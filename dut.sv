==> flow/design.v <==
module FIFO (
  input clk, rst, 
  input [7:0] din,
  output reg [7:0] dout,
  output full, empty,
  input rd, wr);
  reg [3:0] wptr = 0, rptr = 0;
  reg [4:0] count;
  reg [7:0] mem [15:0];
  always@(posedge clk)
    begin
      if(rst) begin
        wptr <= 0;
        rptr <= 0;
        count <= 0;
      end
      else if(wr && !full) begin
        mem[wptr] <= din;
        wptr <= wptr+1;
        count <= count+1;
      end
      else if (rd && !empty) begin
        dout <= mem[rptr];
        rptr <= rptr+1;
        count <= count-1;
      end
    end
  assign full = (count == 16)?1'b1:1'b0;
  assign empty = (count == 0)?1'b1:1'b0;
endmodule
interface fifo;
  logic clk, rst;
  logic [7:0] din;
  logic [7:0] dout;
  logic full, empty;
  logic rd, wr;
endinterface
From RTL to reports: FIFO
Tool output for the design above, in the order of the flow.
Lines are those of the file above, counted from 1.
Operators carry their Yosys type and port widths (W data, S select, Z words).
Library cell names are shortened.
Not given: -

inputs
  design top = FIFO
  clock input = clk
  standard-cell library = sky130hd
  corner = tt_025C_1v80

Word-level counts
Yosys after proc, flatten, opt, wreduce and memory -nomap, before mapping. Memory bits, and registers merged into a memory's read port (data or address), are not among the register bits. Print and check cells are not counted. Equal cells are merged and count once.
Memory sizes are those after Yosys's memory passes, which may raise the word count (mostly to a power of two), join words into wider ones and drop unused or constant bits.

cells by class
  add/subtract/negate cells = 4
  bitwise logic cells = 2
  muxes and demuxes = 10
  equality and inequality tests = 1
  reduce/logical cells = 8

operator list
  operator               count
  $mux W8                2
  $mux W5                2
  $add A4 B1 Y4 const B  2
  $mux W4                2
  $add A5 B1 Y5 const B  1
  $sub A5 B1 Y5 const B  1
  $eq A5 B5 Y1 const B   1
  $logic_not A5 Y1       1
  $mux W1                4
  $reduce_and A3 Y1      1
  $logic_and A1 B1 Y1    2
  $not A1 Y1             2
  $logic_not A1 Y1       2
  $reduce_and A2 Y1      1
  $reduce_bool A2 Y1     1

word-level totals
  memories = 1
  memory bits (writable) = 128
  output and inout bits = 10
  register bits = 13
  cells after elaboration = 29
  word width x clocked read ports = 8

memories
  memory  depth  width  rd ports  write ports  line  text
  mem     16     8      1         1            9     reg [7:0] mem [15:0];

Longest topological paths
Depth = most cells in a row (Yosys ltp): at word level without a register or memory, in the mapped netlist without a sequential cell, where the memories' decode and read muxes count.

depth
  depth after elaboration = 6
  ABC_AREA = 0
  depth in mapped cells = 9
  mapped depth without buffers = 8

After synthesis
The flow's flattened synthesis, as Yosys stat reports it; memories are mapped. The netlist is that of the ABC_AREA named above (0 if unset); the other value can give another one.
Totals and module areas in this step are rounded.

cells by type
  cell type  count  total area (sq um)
  edfxtp_1   136    4.08E+03
  mux4_2     16     360.346
  mux2i_1    33     330.317
  dfxtp_1    13     260.25
  a221oi_1   16     140.134
  ha_1       8      100.096
  nor2_1     26     97.594
  o21ai_0    14     70.067
  a22oi_1    8      60.058
  nand2_1    15     56.304
  a21oi_1    9      45.043
  buf_2      9      45.043
  clkbuf_1   9      33.782
  inv_1      8      30.029
  o41ai_4    1      27.526
  xnor2_1    3      26.275
  xor2_1     3      26.275
  o211ai_2   2      25.024

Not listed: further types 21, cells in them 30.

mapped netlist
  cell area after synthesis = 0.0061 sq mm
  cell count = 359
  mapped flip-flops = 149
  area of sequential cells = 0.0043 sq mm

Worst setup path after synthesis
Source: OpenSTA report_checks on the synthesized netlist (no wires, ideal clock, input and output delay 20% of the period each), path of least setup slack; recovery checks are left aside. Register names are those of the netlist, which keeps one name where synthesis merged equal registers.

path after synthesis
  kind = input -> register
  from = input wr
  to = register count[4]
  setup slack = 145 ps
  path delay = 2255 ps
  launch time at the first pin = 600 ps
  clock period = 3000 ps
  data arrival time = 2769 ps
  external input delay = 600 ps
  stages = 9
  period reached after synthesis = 2855 ps

"path delay" = arrival - input delay + setup time.
"stages": output pins that drive a net of the path, with the launching flip-flop's if there is one; two outputs of one cell count as two.
"period reached after synthesis" is the clock period less the worst setup slack; recovery checks do not enter. This is arithmetic on one report: input and output delays are still those of the set period (20% each).
The rows between start and end are the longest chain of elaborated cells between them; the timing report does not say that the signal goes this way. Where chains are equally long, one stands for them.
Each line given opens the expression or statement behind the cell; cells for indexed reads and writes are added by Yosys, which also makes memories of some case tables.
A register here has more assigning lines than the two given.

between the ends, after synthesis
  cells stage by stage = clkbuf_1 > inv_1 > a21oi_1 > inv_1 > fa_1 > a21o_1 > a2111o_1 > o211a_1 > a211oi_1
  length of the longest elaborated chain = 2
  elaborated cells between the ends (all ways) = 3
  RTL lines with such cells = 1
  those cells by class = mux: 1; reduce/logical: 2

ends and longest elaborated chain, after synthesis
  element              line  text
  start: declaration   6     input rd, wr);
  $logic_and A1 B1 Y1  17    else if(wr && !full) begin
  $mux W5              17
  end: assignment      20    count <= count+1;
  end: assignment      25    count <= count-1;
  end: declaration     8     reg [4:0] count;

Timing after layout
From the final timing report of flow run 1: the path of least setup slack in the routed layout; clock arrival at registers is part of the times.
The report prints the path's times to 10 ps; the period is as set.

path after layout
  kind = register -> register
  from = register count[0]
  to = register count[4]
  data arrival time = 2430 ps
  launch time at the first pin = 410 ps
  clock period = 2430 ps
  setup slack = 340 ps
  stages = 10

The rows between start and end are the longest chain of elaborated cells between them; the timing report does not say that the signal goes this way. Where chains are equally long, one stands for them.
A register here has more assigning lines than the two given.

between the ends, after layout
  cells stage by stage = dfxtp_4 > nor4_4 > buf_4 > a21oi_4 > inv_4 > ha_4 > a21o_1 > a2111o_1 > o211a_1 > a211oi_2
  length of the longest elaborated chain = 6
  elaborated cells between the ends (all ways) = 13
  RTL lines with such cells = 6
  those cells by class = add/sub: 2; eq/ne: 1; mux: 4; reduce/logical: 6

ends and longest elaborated chain, after layout
  element              line  text
  start: declaration   8     reg [4:0] count;
  start: assignment    20    count <= count+1;
  start: assignment    25    count <= count-1;
  $logic_not A5 Y1     29    assign empty = (count == 0)?1'b1:1'b0;
  $mux W1              29
  $logic_not A1 Y1     22    else if (rd && !empty) begin
  $logic_and A1 B1 Y1  22
  $mux W5              22
  $mux W5              17    else if(wr && !full) begin
  end: assignment      20
  end: assignment      25
  end: declaration     8

Add stored flow runs of FIFO

Record of 2 stored runs of the RTL-to-layout flow on FIFO, platform sky130hd. The runs are unordered. Constraints: input delay and output delay 20% of the set period each, output load 0.01 pF.
"achieved clock period" = clock period - worst setup slack. The figure is calculated, with input and output delays left at 20% of the set period.
"worst setup path time" means the part of the period allowed to the worst setup path (the constraints hold back 20% at inputs and 20% at outputs) less its slack; where the path has registers, the arrival times of their clocks count too.
"power": no workload was simulated; the value follows from the tool's default switching activity.
"worst setup path time" is known to 10 ps.
The measured numbers are rounded.

Flow run 1
==> flow/run.sh <==
#!/bin/bash
# the make line also repeats the synthesis and layout settings of config.mk as NAME=value (left out here)
make -C /OpenROAD-flow-scripts/flow DESIGN_CONFIG=/design/flow/config.mk WORK_HOME=/design/flow/orfs CLKGATE_MAP_FILE= finish
==> flow/config.mk <==
export PLATFORM = sky130hd
export DESIGN_NAME = FIFO
export DESIGN_NICKNAME = FIFO
export VERILOG_FILES = /design/flow/design.v
export SDC_FILE = /design/flow/constraint.sdc
export NUM_CORES = 4
export LEC_CHECK = 0
export CAP_MARGIN = 10
export CELL_PAD_IN_SITES_GLOBAL_PLACEMENT = 2
export CORE_MARGIN = 2
export CORE_UTILIZATION = 36
export CTS_CLUSTER_SIZE = 78
export PLACE_DENSITY_LB_ADDON = 0.03
export SETUP_SLACK_MARGIN = 0.54
export SLEW_MARGIN = 20
==> flow/constraint.sdc <==
create_clock -name core_clock -period 2.43 [get_ports {clk}]
set_input_delay 0.4860 -clock core_clock [delete_from_list [all_inputs] [get_ports {clk}]]
set_output_delay 0.4860 -clock core_clock [all_outputs]
set_load 0.01 [all_outputs]

==> results of flow run 1 <==
chip area after synthesis (Yosys): 0.0061 sq mm
die area: 0.018 sq mm
standard-cell area of the final layout: 0.0077 sq mm
utilization: 46%
worst setup slack after layout: 340 ps
power: 7600 uW
achieved clock period: 2088 ps
worst setup path time: 2090 ps
worst setup path kind: register -> register

Flow run 2
==> flow/run.sh <==
#!/bin/bash
# the make line also repeats the synthesis and layout settings of config.mk as NAME=value (left out here)
make -C /OpenROAD-flow-scripts/flow DESIGN_CONFIG=/design/flow/config.mk WORK_HOME=/design/flow/orfs CLKGATE_MAP_FILE= finish
==> flow/config.mk <==
export PLATFORM = sky130hd
export DESIGN_NAME = FIFO
export DESIGN_NICKNAME = FIFO
export VERILOG_FILES = /design/flow/design.v
export SDC_FILE = /design/flow/constraint.sdc
export NUM_CORES = 4
export LEC_CHECK = 0
export CAP_MARGIN = 15
export CORE_MARGIN = 2
export CORE_UTILIZATION = 55
export GPL_ROUTABILITY_DRIVEN = 0
export HOLD_SLACK_MARGIN = 0.28
export MAX_ROUTING_LAYER = met5
export PLACE_DENSITY = 0.63
export SLEW_MARGIN = 20
==> flow/constraint.sdc <==
create_clock -name core_clock -period 3.77 [get_ports {clk}]
set_input_delay 0.7540 -clock core_clock [delete_from_list [all_inputs] [get_ports {clk}]]
set_output_delay 0.7540 -clock core_clock [all_outputs]
set_load 0.01 [all_outputs]

==> results of flow run 2 <==
chip area after synthesis (Yosys): 0.0061 sq mm
die area: 0.012 sq mm
standard-cell area of the final layout: 0.0071 sq mm
utilization: 66%
worst setup slack after layout: 790 ps
power: 4600 uW
achieved clock period: 2976 ps
worst setup path time: 2220 ps
worst setup path kind: register -> output
